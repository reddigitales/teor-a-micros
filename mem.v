==> flow/design.v <==
`timescale 1ns / 1ps
module mem(
    input clk, Mem_rd, Mem_wr,
    input [31:0] Dir_Mem, Dato_Mem_in,
    output reg [31:0] Dato_Mem_out
    );
    parameter grande = 31;
    reg [grande:0] r1, r2, r3;
    initial
     begin
         r1 = 32'h0;
         r2 = 32'h0;
         r3 = 32'h0;
     end
    always@(posedge clk)
    begin
        case (Dir_Mem)
            32'h10000000:
            begin
                if (~Mem_rd)
                    Dato_Mem_out = r1;
                else if (~Mem_wr)
                    r1 = Dato_Mem_in;
            end
            32'h10000004:
            begin
                if (~Mem_rd)
                    Dato_Mem_out = r2;
                else if (~Mem_wr)
                    r2 = Dato_Mem_in;
            end
            32'h10000008:
            begin
                if (~Mem_rd)
                    Dato_Mem_out = r3;
                else if (~Mem_wr)
                    r3 = Dato_Mem_in;
            end
            default: Dato_Mem_out = 32'hf;
        endcase
    end
endmodule
Reports on mem
What the tools print for mem, step after step.
Line numbers count from 1 in the design file above.
Operators carry their Yosys type and port widths (W data, S select, Z words).
Library cell names are shortened.
{"block": "setup", "top_module": "mem", "clk_port": "clk", "library": "sky130hd", "pvt_corner": "tt_025C_1v80"}

After elaboration
Source: Yosys, flattened and elaborated, memories not mapped. Widths are those after wreduce. Registers that Yosys merges into a memory's read port (data or address) are not register bits. Print and check cells do not count. Equal cells are merged and count once.
{"block": "bits", "regBits": 128, "output_inout_bits": 32}
{"block": "classes", "bitwise": 1, "n_eq": 6, "muxes": 4, "n_reduce_logical": 4}
{"block": "ops", "op": "$eq A32 B29 Y1 const B", "count": 3}
{"block": "ops", "op": "$pmux W32 S3", "count": 1}
{"block": "ops", "op": "$mux W32", "count": 3}
{"block": "ops", "op": "$reduce_and A3 Y1", "count": 4}
{"block": "ops", "op": "$ne A2 B2 Y1 const B", "count": 3}
{"block": "ops", "op": "$not A1 Y1", "count": 1}

Longest topological paths
Longest topological path by Yosys (ltp), each cell counted once; first at word level (registers and memories cut), then after technology mapping (sequential cells cut; the memories' decode and read muxes count).
{"block": "depth", "ltp_word": 3, "ABC_AREA": 0, "mapped_depth": 6}

After synthesis
Yosys stat after the flow's synthesis: flattened, memories mapped to cells. It holds for the ABC_AREA given above (unset counts as 0); a run with the other value may have another netlist.
{"block": "types", "cell": "edfxtp_1", "count": 128, "type_area_um2": 3.84E+03}
{"block": "types", "cell": "nor3_2", "count": 30, "type_area_um2": 300.288}
{"block": "types", "cell": "mux2i_1", "count": 28, "type_area_um2": 280.269}
{"block": "types", "cell": "a2bb2oi_1", "count": 28, "type_area_um2": 245.235}
{"block": "types", "cell": "mux2_2", "count": 4, "type_area_um2": 45.043}
{"block": "types", "cell": "nor4_2", "count": 3, "type_area_um2": 37.536}
{"block": "types", "cell": "buf_2", "count": 7, "type_area_um2": 35.034}
{"block": "types", "cell": "buf_6", "count": 3, "type_area_um2": 33.782}
{"block": "types", "cell": "buf_4", "count": 4, "type_area_um2": 30.029}
{"block": "types", "cell": "and4_1", "count": 3, "type_area_um2": 26.275}
{"block": "types", "cell": "o22ai_1", "count": 4, "type_area_um2": 25.024}
{"block": "types", "cell": "nand3_1", "count": 4, "type_area_um2": 20.019}
{"block": "types", "cell": "clkbuf_1", "count": 5, "type_area_um2": 18.768}
{"block": "types", "cell": "nand4_1", "count": 3, "type_area_um2": 18.768}
{"block": "types", "cell": "nor4_1", "count": 3, "type_area_um2": 18.768}
{"block": "types", "cell": "nor4b_2", "count": 1, "type_area_um2": 15.014}
{"block": "types", "cell": "nor2b_1", "count": 2, "type_area_um2": 12.512}
{"block": "types", "cell": "nand2_1", "count": 2, "type_area_um2": 7.507}
Not listed: further types 3, cells in them 4.
{"block": "synth_totals", "flip_flops": 128, "cells": 266, "buffers": 19, "mapped_area_mm2": 0.0050348, "seqArea_mm2": 0.0038437}

Timing after synthesis
OpenSTA on the mapped netlist: ideal clock, no wires. The path of least setup slack (recovery checks aside). Input and output delay are each 20% of the period. Register names are those of the netlist, which keeps one name where synthesis merged equal registers.
{"block": "synth_path", "kind": "input -> register", "startpoint": "input port Dir_Mem[4]", "endpoint": "register r2[0]", "arrival_time_ps": 2686, "path_delay_ps": 2450, "t_required_ps": 2844, "path_buffers": 1, "slack_ps": 158, "setup_time_ps": 416, "t_first_pin_ps": 652, "clock_period_ps": 3260, "in_delay_ps": 652, "stages": 4, "synth_period_reached_ps": 3102}
"path_delay_ps" is the arrival time less input delay plus setup time.
"stages" counts driving pins, that of a launching flip-flop among them; a cell with two outputs on the path counts twice.
"synth_period_reached_ps" = period - worst setup slack (recovery checks aside). The figure is calculated, with input and output delays left at 20% of the set period.
Between the ends stands the longest chain of elaborated cells between them, by number of cells; it is not shown to be the way that was timed. Of several equally long chains one is given.
A line is the first line of the expression or statement that the cell stems from. Yosys adds cells for indexed reads and writes and turns some case tables into memories.
{"block": "synth_via", "path_cell_list": "nor4_1 -> nand4_1 -> buf_6 -> nor3_2", "elab_chain_cells": 2}
{"block": "synth_rtl", "element": "from (decl)", "line_no": 4, "rtl": "input [31:0] Dir_Mem, Dato_Mem_in,"}
{"block": "synth_rtl", "element": "$eq A32 B29 Y1", "line_no": 17, "rtl": "case (Dir_Mem)"}
{"block": "synth_rtl", "element": "$reduce_and A3 Y1"}
{"block": "synth_rtl", "element": "to (assign)", "line_no": 30, "rtl": "r2 = Dato_Mem_in;"}
{"block": "synth_rtl", "element": "to (decl)", "line_no": 8, "rtl": "reg [grande:0] r1, r2, r3;"}

Path in the finished layout
Path of least setup slack in the final report of run A (OpenROAD, finished layout, wires in). Where an end is a register, its clock arrival counts in the times.
The path's times are printed in steps of 10 ps; the period is the one set.
{"block": "layout_path", "kind": "input -> register", "startpoint": "input port Dir_Mem[31]", "endpoint": "register r2[20]", "clock_period_ps": 4910, "t_first_pin_ps": 980, "slack_ps": 1830, "setup_time_ps": 290, "arrival_time_ps": 3310, "path_buffers": 4, "stages": 7, "t_required_ps": 5130, "in_delay_ps": 980}
Between the ends stands the longest chain of elaborated cells between them, by number of cells; it is not shown to be the way that was timed. Of several equally long chains one is given.
{"block": "layout_via", "path_cell_list": "clkdlybuf4s50_1 -> nor4b_2 -> nand4_1 -> buf_2 -> nor3_4 -> buf_8 -> buf_8", "elab_chain_cells": 2}
{"block": "layout_rtl", "element": "from (decl)", "line_no": 4, "rtl": "input [31:0] Dir_Mem, Dato_Mem_in,"}
{"block": "layout_rtl", "element": "$eq A32 B29 Y1", "line_no": 17, "rtl": "case (Dir_Mem)"}
{"block": "layout_rtl", "element": "$reduce_and A3 Y1"}
{"block": "layout_rtl", "element": "to (assign)", "line_no": 30, "rtl": "r2 = Dato_Mem_in;"}
{"block": "layout_rtl", "element": "to (decl)", "line_no": 8, "rtl": "reg [grande:0] r1, r2, r3;"}

Top module mem; platform sky130hd; tools Yosys and OpenROAD; 2 stored runs in no particular order. Input and output delays are each 20% of the period that was set; the output load is 0.01 pF.
"achievedPeriod_ps": clock period set for the run, less the worst setup slack. It is reckoned from that one timing run; input and output delays stay at 20% of the period that was set.
By "worst_path_allowed_less_slack_ps" is meant the share of the clock period that the worst setup path is allowed (20% is reserved at inputs, 20% at outputs), minus its slack. Clock arrival times at its registers enter into it.
"worst_path_allowed_less_slack_ps" is known to 10 ps.

Run A
==> flow/run.sh <==
#!/bin/bash
# the make line also repeats the synthesis and layout settings of config.mk as NAME=value (left out here)
make -C /OpenROAD-flow-scripts/flow DESIGN_CONFIG=/design/flow/config.mk WORK_HOME=/design/flow/orfs CLKGATE_MAP_FILE= finish
==> flow/config.mk <==
export PLATFORM = sky130hd
export DESIGN_NAME = mem
export DESIGN_NICKNAME = mem
export VERILOG_FILES = /design/flow/design.v
export SDC_FILE = /design/flow/constraint.sdc
export NUM_CORES = 4
export LEC_CHECK = 0
export CAP_MARGIN = 20
export CORE_MARGIN = 2
export CORE_UTILIZATION = 58
export CTS_CLUSTER_DIAMETER = 152
export GPL_TIMING_DRIVEN = 0
export MIN_ROUTING_LAYER = met1
export PLACE_DENSITY_LB_ADDON = 0.29
export SLEW_MARGIN = 20
==> flow/constraint.sdc <==
create_clock -name core_clock -period 4.91 [get_ports {clk}]
set_input_delay 0.9820 -clock core_clock [delete_from_list [all_inputs] [get_ports {clk}]]
set_output_delay 0.9820 -clock core_clock [all_outputs]
set_load 0.01 [all_outputs]

==> results of run A, as JSON <==
{
  "achievedPeriod_ps": 3083,
  "yosys_chip_area_mm2": 0.0050348,
  "post_route_stdcell_area_mm2": 0.0068603,
  "hold_worst_slack_ps": 594,
  "worst_path_allowed_less_slack_ps": 2100,
  "worst_setup_path_type": "input -> register",
  "finish.utilization_frac": 0.827,
  "worstSetupSlack_ps": 1827,
  "die_footprint_mm2": 0.009442,
  "tns_ps": 0
}

Run B
==> flow/run.sh <==
#!/bin/bash
# the make line also repeats the synthesis and layout settings of config.mk as NAME=value (left out here)
make -C /OpenROAD-flow-scripts/flow DESIGN_CONFIG=/design/flow/config.mk WORK_HOME=/design/flow/orfs CLKGATE_MAP_FILE= finish
==> flow/config.mk <==
export PLATFORM = sky130hd
export DESIGN_NAME = mem
export DESIGN_NICKNAME = mem
export VERILOG_FILES = /design/flow/design.v
export SDC_FILE = /design/flow/constraint.sdc
export NUM_CORES = 4
export LEC_CHECK = 0
export ABC_AREA = 1
export CAP_MARGIN = 20
export CELL_PAD_IN_SITES_DETAIL_PLACEMENT = 0
export CORE_ASPECT_RATIO = 1.38
export CORE_MARGIN = 2
export CORE_UTILIZATION = 34
export CTS_CLUSTER_DIAMETER = 41
export CTS_CLUSTER_SIZE = 65
export GPL_ROUTABILITY_DRIVEN = 0
export MAX_ROUTING_LAYER = met5
export MIN_ROUTING_LAYER = met1
export PLACE_DENSITY_LB_ADDON = 0.2
export SETUP_SLACK_MARGIN = 0.88
export SLEW_MARGIN = 35
==> flow/constraint.sdc <==
create_clock -name core_clock -period 4.21 [get_ports {clk}]
set_input_delay 0.8420 -clock core_clock [delete_from_list [all_inputs] [get_ports {clk}]]
set_output_delay 0.8420 -clock core_clock [all_outputs]
set_load 0.01 [all_outputs]

==> results of run B, as JSON <==
{
  "achievedPeriod_ps": 2977,
  "yosys_chip_area_mm2": 0.0048309,
  "post_route_stdcell_area_mm2": 0.0065913,
  "hold_worst_slack_ps": 516,
  "worst_path_allowed_less_slack_ps": 2130,
  "worst_setup_path_type": "input -> register",
  "finish.utilization_frac": 0.472,
  "worstSetupSlack_ps": 1233,
  "die_footprint_mm2": 0.0151903,
  "tns_ps": 0
}
